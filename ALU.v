==> flow/design.v <==
module ALU(clk, resetn, srcA, srcB, ALUControl, Zero, ALUResult);
input clk, resetn;
input [31:0] srcA, srcB;
input [9:0] ALUControl;
output reg Zero;
output reg [31:0] ALUResult;
localparam ADD               = 10'b0000000000;
localparam SUB               = 10'b0100000000;
localparam SLL               = 10'b0000000001;
localparam SLT               = 10'b0000000010;
localparam SLTU              = 10'b0000000011;
localparam XOR               = 10'b0000000100;
localparam SRL               = 10'b0000000101;
localparam SRA               = 10'b0100000101;
localparam OR                = 10'b0000000110;
localparam AND               = 10'b0000000111;
localparam BEQ               = 10'b0000001000;
localparam BNE               = 10'b0000001001;
localparam BLT               = 10'b0000001010;
localparam BGE               = 10'b0000001011;
localparam BLTU              = 10'b0000001100;
localparam BGEU              = 10'b0000001101;
localparam LUI               = 10'b0000001110;
always @ (*)
begin
	case(ALUControl)
		ADD : ALUResult = srcA + srcB;
		SUB : ALUResult = srcA - srcB;
		SLL : ALUResult = srcA << srcB;
		SLT : ALUResult = ($signed(srcA) < $signed(srcB))?32'b1:32'b0;
		SLTU: ALUResult = (srcA < srcB)?32'b1:32'b0;
		XOR : ALUResult = srcA ^ srcB;
		SRL : ALUResult = srcA >> srcB;
		SRA : ALUResult = $signed(srcA) >> srcB;
		OR  : ALUResult = srcA | srcB;
		AND : ALUResult = srcA & srcB;
		BEQ :begin 
			ALUResult = srcA - srcB;
			Zero = (ALUResult == 0)?1:0;
		end
		BNE :begin 
			ALUResult = srcA - srcB;
			Zero = (ALUResult != 0)?1:0;
		end
		BLT :begin 
			ALUResult = srcA - srcB;
			Zero = ($signed(ALUResult) < 0)?1:0;
		end
		BGE :begin 
			ALUResult = srcA - srcB;
			Zero = ($signed(ALUResult) >= 0)?1:0;
		end
		BLTU:begin 
			ALUResult = srcA - srcB;
			Zero = (ALUResult < 0)?1:0;
		end
		BGEU:begin 
			ALUResult = srcA - srcB;
			Zero = (ALUResult >= 0)?1:0;
		end
		LUI:ALUResult = srcB;
		default : ALUResult = 32'h0;
	endcase
end
always @ (posedge clk) begin
	Zero = 0;
end
endmodule
# Step by step through the tools: ALU
# Tool output for the design above, in the order of the flow.
# Line numbers count from 1 in the design file above.
# Operators: Yosys type, input widths -> output width; for muxes data width and select width s.
# Cell names lack the library's common part.
# Not given: -
dict set report inputs {
  top {ALU}
  clock {clk}
  lib {sky130hd}
  pvt_corner {tt_025C_1v80}
}

# Word level
# Counts by Yosys on the flattened word-level netlist (proc, flatten, opt, wreduce; memories kept). Register bits leave out memories and registers merged into their read ports (data or address); mux counts leave out enables and synchronous resets folded into registers. Print and check cells are left out.
dict set report classes {
  shift 3
  compare 2
  muxes 3
  logic 3
  n_eq 16
  n_addsub 2
  n_reduce_logical 2
}
# operator n
set op_table {}
lappend op_table {{$pmux 32 s11} 1}
lappend op_table {{$eq 10x4->1 const B} 7}
lappend op_table {{$lt 32x32->1} 2}
lappend op_table {{$shr 32x32->32} 2}
lappend op_table {{$eq 10x3->1 const B} 4}
lappend op_table {{$add 32x32->32} 1}
lappend op_table {{$sub 32x32->32} 1}
lappend op_table {{$and 32x32->32} 1}
lappend op_table {{$or 32x32->32} 1}
lappend op_table {{$xor 32x32->32} 1}
lappend op_table {{$shl 32x32->32} 1}
lappend op_table {{$eq 10x2->1 const B} 2}
lappend op_table {{$eq 10x9->1 const B} 2}
lappend op_table {{$eq 10x1->1 const B} 1}
lappend op_table {{$logic_not 10->1} 1}
lappend op_table {{$reduce_or 7->1} 1}
lappend op_table {{$mux 1} 2}
dict set report word_totals {
  wordCells 31
  output_inout_bits 33
  ff_bits 0
}

# Depth
# Yosys ltp: most cells in a row. Word level: on the elaborated netlist, between registers, memories and ports. Mapped: between sequential cells and ports; inverters and the memories' decode and read muxes count.
dict set report depth {
  word_depth 3
  abc_area 0
  mapped_depth 15
}

# Mapped cells and area
# Yosys stat after the flow's synthesis: flattened, memories mapped to cells. It holds for the ABC_AREA given above (unset counts as 0); a run with the other value may have another netlist.
# Totals and module areas in this step are rounded.
# cell n type_area_um2
set types {}
lappend types {ha_1 96 1.2E+03}
lappend types {nor2_1 181 679.402}
lappend types {a21oi_1 132 660.634}
lappend types {o21ai_0 109 545.523}
lappend types {mux2i_1 53 530.509}
lappend types {mux4_2 20 450.432}
lappend types {nand2_1 95 356.592}
lappend types {inv_1 94 352.838}
lappend types {clkbuf_1 72 270.259}
lappend types {a211oi_1 32 240.23}
lappend types {a221oi_1 26 227.718}
lappend types {nor3_1 44 220.211}
lappend types {o211ai_1 22 165.158}
lappend types {mux2_2 14 157.651}
lappend types {a2111oi_0 15 131.376}
lappend types {nand3_1 26 130.125}
lappend types {buf_2 25 125.12}
lappend types {a31oi_1 19 118.864}
# Other cell types: 66; their cells: 306.
dict set report mapped {
  n_buf 113
  mapped_area_um2 8940
  mapped_cells 1381
  flip_flops 0
}

# Timing after synthesis
# OpenSTA on the mapped netlist: ideal clock, no wires. The path of least setup slack (recovery checks aside). Input and output delay are each 20% of the period. Register names are those of the netlist, which keeps one name where synthesis merged equal registers.
dict set report synth_timing {
  path_type {input -> output}
  startpoint {in srcB[1]}
  endpoint {out ALUResult[27]}
  input_delay_ns 1.632
  slack_ns 1.475
  output_delay_ns 1.632
  arrival_ns 5.053
  clock_period_ns 8.16
  path_delay_ns 3.421
  launch_ns 1.632
  driving_pins 14
  required_time_ns 6.528
  period_less_setup_slack_ns 6.685
}
# "path_delay_ns" = arrival - input delay + setup time.
# At an output port there is no setup time.
# "driving_pins" counts driving pins, that of a launching flip-flop among them; a cell with two outputs on the path counts twice.
# "period_less_setup_slack_ns" = period - worst setup slack (recovery checks aside). The figure is calculated, with input and output delays left at 20% of the set period.
# Between the ends stands the longest chain of elaborated cells between them, by number of cells; it is not shown to be the way that was timed. Of several equally long chains one is given.
# Each line given opens the expression or statement behind the cell; cells for indexed reads and writes are added by Yosys, which also makes memories of some case tables.
dict set report synth_via {
  cell_sequence {clkbuf_1 > inv_1 > clkbuf_1 > buf_1 > ha_1 > o21ba_2 > nor4_1 > nor4_1 > or3_4 > a31o_4 > o311a_1 > o211ai_1 > nand3_1 > o221ai_1}
  elab_chain_len 2
  cells_between 6
  cone_classes {add/sub: 2; shift: 3; mux: 1}
}
# item line
set synth_rtl {}
lappend synth_rtl {{start, declared} 3} ;# input [31:0] srcA, srcB;
lappend synth_rtl {{$sub 32x32->32} 58} ;# ALUResult = srcA - srcB;
lappend synth_rtl {{$pmux 32 s11} 26} ;# case(ALUControl)
lappend synth_rtl {{end, declared} 6} ;# output reg [31:0] ALUResult;

# Worst path after layout
# From the final timing report of run 1: the path of least setup slack in the routed layout; clock arrival at registers is part of the times.
dict set report layout_timing {
  path_type {input -> output}
  startpoint {in srcB[7]}
  endpoint {out ALUResult[11]}
  launch_ns 1.20
  clock_period_ns 5.98
  slack_ns -0.07
  driving_pins 14
  arrival_ns 4.86
  output_delay_ns 1.20
  required_time_ns 4.78
  input_delay_ns 1.20
}
# Between the ends stands the longest chain of elaborated cells between them, by number of cells; it is not shown to be the way that was timed. Of several equally long chains one is given.
dict set report layout_via {
  cell_sequence {clkdlybuf4s50_1 > buf_4 > nor4_1 > nand4_1 > or2_4 > buf_4 > buf_4 > a211oi_1 > buf_4 > mux2i_1 > o21ai_0 > a221oi_1 > nand2_1 > clkdlybuf4s50_1}
  elab_chain_len 2
  cells_between 6
  cone_classes {add/sub: 2; shift: 3; mux: 1}
}
# item line
set layout_rtl {}
lappend layout_rtl {{start, declared} 3} ;# input [31:0] srcA, srcB;
lappend layout_rtl {{$sub 32x32->32} 58} ;# ALUResult = srcA - srcB;
lappend layout_rtl {{$pmux 32 s11} 26} ;# case(ALUControl)
lappend layout_rtl {{end, declared} 6} ;# output reg [31:0] ALUResult;

; Design ALU on sky130hd. What follows are 2 stored runs of the flow, each under its own settings; their order means nothing. The constraints put input and output delay at 20% of the set period each and load the outputs with 0.01 pF.
; By "achieved_period_ns" is meant the clock period of the run minus its worst setup slack. This is arithmetic on one report: input and output delays are still those of the set period (20% each).
; "worst_path_time_ns": the worst setup path's part of the clock period (all of it between registers, 20% less for each end at a port) less its slack. A launch clock that arrives late makes it longer, a capture clock that arrives late makes it shorter.
; By "power_total_uw" is meant OpenSTA's value without simulated activity: inputs other than the clock are taken to toggle once in ten clock periods, and the tool carries that through the logic.
; Measured values are rounded.

[run 1: settings]
period_ns = 5.98
CORE_UTILIZATION = 34
PLACE_DENSITY_LB_ADDON = 0.21
GPL_ROUTABILITY_DRIVEN = 1
MIN_ROUTING_LAYER = met2
CAP_MARGIN = 20
CORE_MARGIN = 2
SLEW_MARGIN = 20
[run 1: results]
post_route_util_pct = 49.7
worst_hold_slack_ns = 3.25
timing.setup.ws_ns = -0.074
setupTns_ns = -0.116
design.die.area_um2 = 27600
power_total_uw = 1070
achieved_period_ns = 6.054
synthArea_um2 = 8940
final_stdcell_area_um2 = 12900
worst_path_time_ns = 3.66
critical_path_kind = input -> output

[run 2: settings]
period_ns = 5.49
CORE_UTILIZATION = 48
SETUP_SLACK_MARGIN = 0.62
PLACE_DENSITY = 0.49
CORE_ASPECT_RATIO = 1.76
CELL_PAD_IN_SITES_GLOBAL_PLACEMENT = 2
TNS_END_PERCENT = 45
CTS_CLUSTER_DIAMETER = 91
CAP_MARGIN = 10
SLEW_MARGIN = 35
MAX_ROUTING_LAYER = met4
CORE_MARGIN = 2
[run 2: results]
outcome = incomplete, placement halted on GPL-0301
